==> flow/design.v <==
module tx (clk_fpga, clk_uart, data, tx, flag);  
	input clk_uart;
	input clk_fpga;
	input [7:0] data;
	output reg tx;
	output reg flag;
	integer counter, i, j;
	reg [7:0] data_out;
	reg start;
	reg st;
	initial begin
		j = 0;
		st = 0;
		tx = 1'b1;
		counter = 0;
		i = 0;
		start = 0;
	end
	always @(posedge clk_uart) begin
		if (start == 0) i = i + 1;
		else i = 1000;
		if (i >= 1000) start = 1;
		if (start == 1) begin
			counter <= counter + 1;
			if (counter == 11) begin
				counter <= 1;
			end
			case (counter)
				1: begin tx = 0; flag = 0; end
				2: begin tx = data_out[0]; end
				3: begin tx = data_out[1]; end 
				4: begin tx = data_out[2]; end 
				5: begin tx = data_out[3]; end
				6: begin tx = data_out[4]; end
				7: begin tx = data_out[5]; end
				8: begin tx = data_out[6]; end
				9: begin tx = data_out[7]; end
				10: begin tx = 1; data_out <= data; flag = 1; end 		 
			endcase
		end
	end
endmodule
Tool chain data of tx
Tool output for the design above, in the order of the flow.
Lines are those of the file above, counted from 1.
Library cell names are shortened.
{"block": "inputs", "design": "tx", "clk_port": "clk_uart", "library": "sky130hd", "lib_corner": "tt_025C_1v80"}

Word-level counts
Counts by Yosys on the flattened word-level netlist (proc, flatten, opt, wreduce; memories kept). Register bits leave out memories and registers merged into their read ports (data or address). Print and check cells are left out. Cells with the same type and inputs are merged into one.
{"block": "word_totals", "ff_bits": 75, "latch_bits": 0, "ramBits": 0, "mem_bits_ro": 0, "clocked_rd_ports_x_width": 0, "mem_count": 0, "inputBits": 10, "output_inout_bits": 2, "elab_cells": 29}
{"block": "op_classes", "n_addsub": 2, "n_mul": 0, "n_div": 0, "n_cmp": 1, "n_eq": 11, "shift": 0, "mux": 4, "n_logic": 0, "reduce_logical": 5}
{"block": "op_table", "op": "32-bit by 3-bit == test with 1-bit output with constant B", "n": 4}
{"block": "op_table", "op": "32-bit by 4-bit == test with 1-bit output with constant B", "n": 3}
{"block": "op_table", "op": "32-bit by 2-bit adder with 32-bit output with constant B", "n": 2}
{"block": "op_table", "op": "32-bit by 2-bit == test with 1-bit output with constant B", "n": 2}
{"block": "op_table", "op": "32-bit by 1-bit == test with 1-bit output with constant B", "n": 1}
{"block": "op_table", "op": "32-bit by 11-bit >= comparator with 1-bit output with constant B", "n": 1}
{"block": "op_table", "op": "32-bit by 5-bit == test with 1-bit output with constant B", "n": 1}
{"block": "op_table", "op": "32-bit two-way mux", "n": 1}
{"block": "op_table", "op": "10-bit nonzero test", "n": 1}
{"block": "op_table", "op": "1-bit parallel mux with 10-bit select", "n": 1}
{"block": "op_table", "op": "2-bit AND reduction", "n": 3}
{"block": "op_table", "op": "2-bit nonzero test", "n": 1}
{"block": "op_table", "op": "1-bit parallel mux with 2-bit select", "n": 1}
{"block": "op_table", "op": "1-bit two-way mux", "n": 1}

Logic depth
Longest topological path by Yosys (ltp), each cell counted once; first at word level (registers and memories cut), then after technology mapping (sequential cells cut; the memories' decode and read muxes count).
{"block": "depth", "ltp_word": 5, "abc_area": 0, "ltp_mapped": 9, "depth_no_buf": 8}

Mapped cells and area
Yosys stat after the flow's synthesis: flattened, memories mapped to cells. It holds for the ABC_AREA given above (unset counts as 0); a run with the other value may have another netlist.
{"block": "synth_totals", "cell_count": 388, "mapped_area_um2": 3885.0, "seqArea_um2": 1921.8, "flip_flops": 75, "n_buf": 13}
{"block": "types", "type": "edfxtp_1", "n": 42, "area_total_um2": 1261.21}
{"block": "types", "type": "dfxtp_1", "n": 33, "area_total_um2": 660.634}
{"block": "types", "type": "xnor2_1", "n": 36, "area_total_um2": 315.302}
{"block": "types", "type": "xor2_1", "n": 23, "area_total_um2": 201.443}
{"block": "types", "type": "nor2_1", "n": 50, "area_total_um2": 187.68}
{"block": "types", "type": "nand3_1", "n": 30, "area_total_um2": 150.144}
{"block": "types", "type": "nand2_1", "n": 29, "area_total_um2": 108.854}
{"block": "types", "type": "nor4_1", "n": 15, "area_total_um2": 93.84}
{"block": "types", "type": "nand4_1", "n": 14, "area_total_um2": 87.584}
{"block": "types", "type": "nor3_1", "n": 15, "area_total_um2": 75.072}
{"block": "types", "type": "ha_1", "n": 5, "area_total_um2": 62.56}
{"block": "types", "type": "and4_1", "n": 7, "area_total_um2": 61.309}
{"block": "types", "type": "o21ai_0", "n": 9, "area_total_um2": 45.043}
{"block": "types", "type": "inv_1", "n": 11, "area_total_um2": 41.29}
{"block": "types", "type": "mux2i_1", "n": 4, "area_total_um2": 40.038}
{"block": "types", "type": "nor3_4", "n": 2, "area_total_um2": 32.531}
{"block": "types", "type": "a31oi_1", "n": 5, "area_total_um2": 31.28}
{"block": "types", "type": "and3_1", "n": 5, "area_total_um2": 31.28}
Not listed: further types 29, cells in them 53.

Worst setup path after synthesis
OpenSTA on the mapped netlist: ideal clock, no wires. The path of least setup slack (recovery checks aside). Input and output delay are each 20% of the period. Register names are those of the netlist, which keeps one name where synthesis merged equal registers.
{"block": "synth_path", "kind": "reg2reg", "from": "register i[0]", "to": "register counter[0]", "clock_period_ns": 5.62, "setup_ns": 0.433, "launch_ns": 0.000, "t_arrival_ns": 3.338, "t_required_ns": 5.187, "path_slack_ns": 1.849, "path_delay_ns": 3.771, "driving_pins": 9, "path_buffers": 0, "synth_period_reached_ns": 3.771}
"path_delay_ns" is the arrival time less input delay plus setup time.
"driving_pins": output pins that drive a net of the path, with the launching flip-flop's if there is one; two outputs of one cell count as two.
"synth_period_reached_ns" = period - worst setup slack (recovery checks aside). The figure is calculated, with input and output delays left at 20% of the set period.
Between the ends stands the longest chain of elaborated cells between them, by number of cells; it is not shown to be the way that was timed. Of several equally long chains one is given.
A line is the first line of the expression or statement that the cell stems from. Yosys adds cells for indexed reads and writes and turns some case tables into memories.
{"block": "synth_via", "path_cell_list": "dfxtp_1 ha_1 nand4_1 or3_1 nand3_1 o21ai_0 and4bb_2 a2111oi_2 a21oi_1", "elab_chain_cells": 4, "cone_cells": 4, "cone_lines": 2, "cone_classes": "add/sub: 1; compare: 1; mux: 2"}
{"block": "synth_rtl", "item": "start, declared", "line_no": 7, "rtl": "integer counter, i, j;"}
{"block": "synth_rtl", "item": "start, assigned", "line_no": 20, "rtl": "if (start == 0) i = i + 1;"}
{"block": "synth_rtl", "item": "start, assigned", "line_no": 21, "rtl": "else i = 1000;"}
{"block": "synth_rtl", "item": "32-bit by 2-bit adder with 32-bit output", "line_no": 20}
{"block": "synth_rtl", "item": "32-bit two-way mux", "line_no": 20}
{"block": "synth_rtl", "item": "32-bit by 11-bit >= comparator with 1-bit output", "line_no": 22, "rtl": "if (i >= 1000) start = 1;"}
{"block": "synth_rtl", "item": "1-bit two-way mux", "line_no": 22}
{"block": "synth_rtl", "item": "end, assigned", "line_no": 24, "rtl": "counter <= counter + 1;"}
{"block": "synth_rtl", "item": "end, assigned", "line_no": 26, "rtl": "counter <= 1;"}
{"block": "synth_rtl", "item": "end, declared", "line_no": 7}

Timing after layout
Path of least setup slack in the final report of record 1 (OpenROAD, finished layout, wires in). Where an end is a register, its clock arrival counts in the times.
{"block": "layout_path", "kind": "reg2reg", "from": "register i[0]", "to": "register counter[18]", "clock_period_ns": 4.82, "setup_ns": 0.37, "launch_ns": 0.35, "t_arrival_ns": 3.27, "t_required_ns": 4.79, "path_slack_ns": 1.51, "driving_pins": 10, "path_buffers": 1}
Between the ends stands the longest chain of elaborated cells between them, by number of cells; it is not shown to be the way that was timed. Of several equally long chains one is given.
{"block": "layout_via", "path_cell_list": "dfxtp_1 ha_1 and4_1 nand3_1 nor2_1 mux2i_1 a31o_2 nor4_1 buf_4 a21oi_4", "elab_chain_cells": 4, "cone_cells": 4, "cone_lines": 2, "cone_classes": "add/sub: 1; compare: 1; mux: 2"}
{"block": "layout_rtl", "item": "start, declared", "line_no": 7, "rtl": "integer counter, i, j;"}
{"block": "layout_rtl", "item": "start, assigned", "line_no": 20, "rtl": "if (start == 0) i = i + 1;"}
{"block": "layout_rtl", "item": "start, assigned", "line_no": 21, "rtl": "else i = 1000;"}
{"block": "layout_rtl", "item": "32-bit by 2-bit adder with 32-bit output", "line_no": 20}
{"block": "layout_rtl", "item": "32-bit two-way mux", "line_no": 20}
{"block": "layout_rtl", "item": "32-bit by 11-bit >= comparator with 1-bit output", "line_no": 22, "rtl": "if (i >= 1000) start = 1;"}
{"block": "layout_rtl", "item": "1-bit two-way mux", "line_no": 22}
{"block": "layout_rtl", "item": "end, assigned", "line_no": 24, "rtl": "counter <= counter + 1;"}
{"block": "layout_rtl", "item": "end, assigned", "line_no": 26, "rtl": "counter <= 1;"}
{"block": "layout_rtl", "item": "end, declared", "line_no": 7}

Measured data: module tx, platform sky130hd, 2 stored runs of the flow under differing settings, order arbitrary. Input and output delays are each 20% of the period that was set; the output load is 0.01 pF.
By "period_reached_ns" is meant the clock period of the run minus its worst setup slack. This is arithmetic on one report: input and output delays are still those of the set period (20% each).
"worst_path_ns": the worst setup path's part of the clock period (all of it between registers, 20% less for each end at a port) less its slack. A launch clock that arrives late makes it longer, a capture clock that arrives late makes it shorter.
"final_power_uw": no workload was simulated; the value follows from the tool's default switching activity.

{"run": "record 1", "settings": { "period_ns": 4.82, "CAP_MARGIN": 20, "CORE_MARGIN": 2, "CORE_UTILIZATION": 40, "SLEW_MARGIN": 20 }, "results": { "design.die.area_um2": 10516.5, "setup_worst_slack_ns": 1.513, "worst_path_ns": 3.31, "timing.worst_path_kind": "reg2reg", "synth_area_um2": 3885.0, "period_reached_ns": 3.307, "worst_hold_slack_ns": 0.463, "utilization_pct": 46.5, "final_power_uw": 1227, "stdcell_area_um2": 4341.7, "setup_tns_ns": 0.000 }}
{"run": "record 2", "settings": { "period_ns": 3.76, "CORE_UTILIZATION": 67, "SETUP_SLACK_MARGIN": -0.26, "CORE_MARGIN": 6, "CELL_PAD_IN_SITES_DETAIL_PLACEMENT": 0, "TNS_END_PERCENT": 65, "CAP_MARGIN": 20, "SLEW_MARGIN": 20 }, "results": { "design.die.area_um2": 7769.5, "setup_worst_slack_ns": 0.480, "worst_path_ns": 3.28, "timing.worst_path_kind": "reg2reg", "synth_area_um2": 3885.0, "period_reached_ns": 3.280, "worst_hold_slack_ns": 0.482, "utilization_pct": 76.4, "final_power_uw": 1454, "stdcell_area_um2": 4234.1, "setup_tns_ns": 0.000 }}
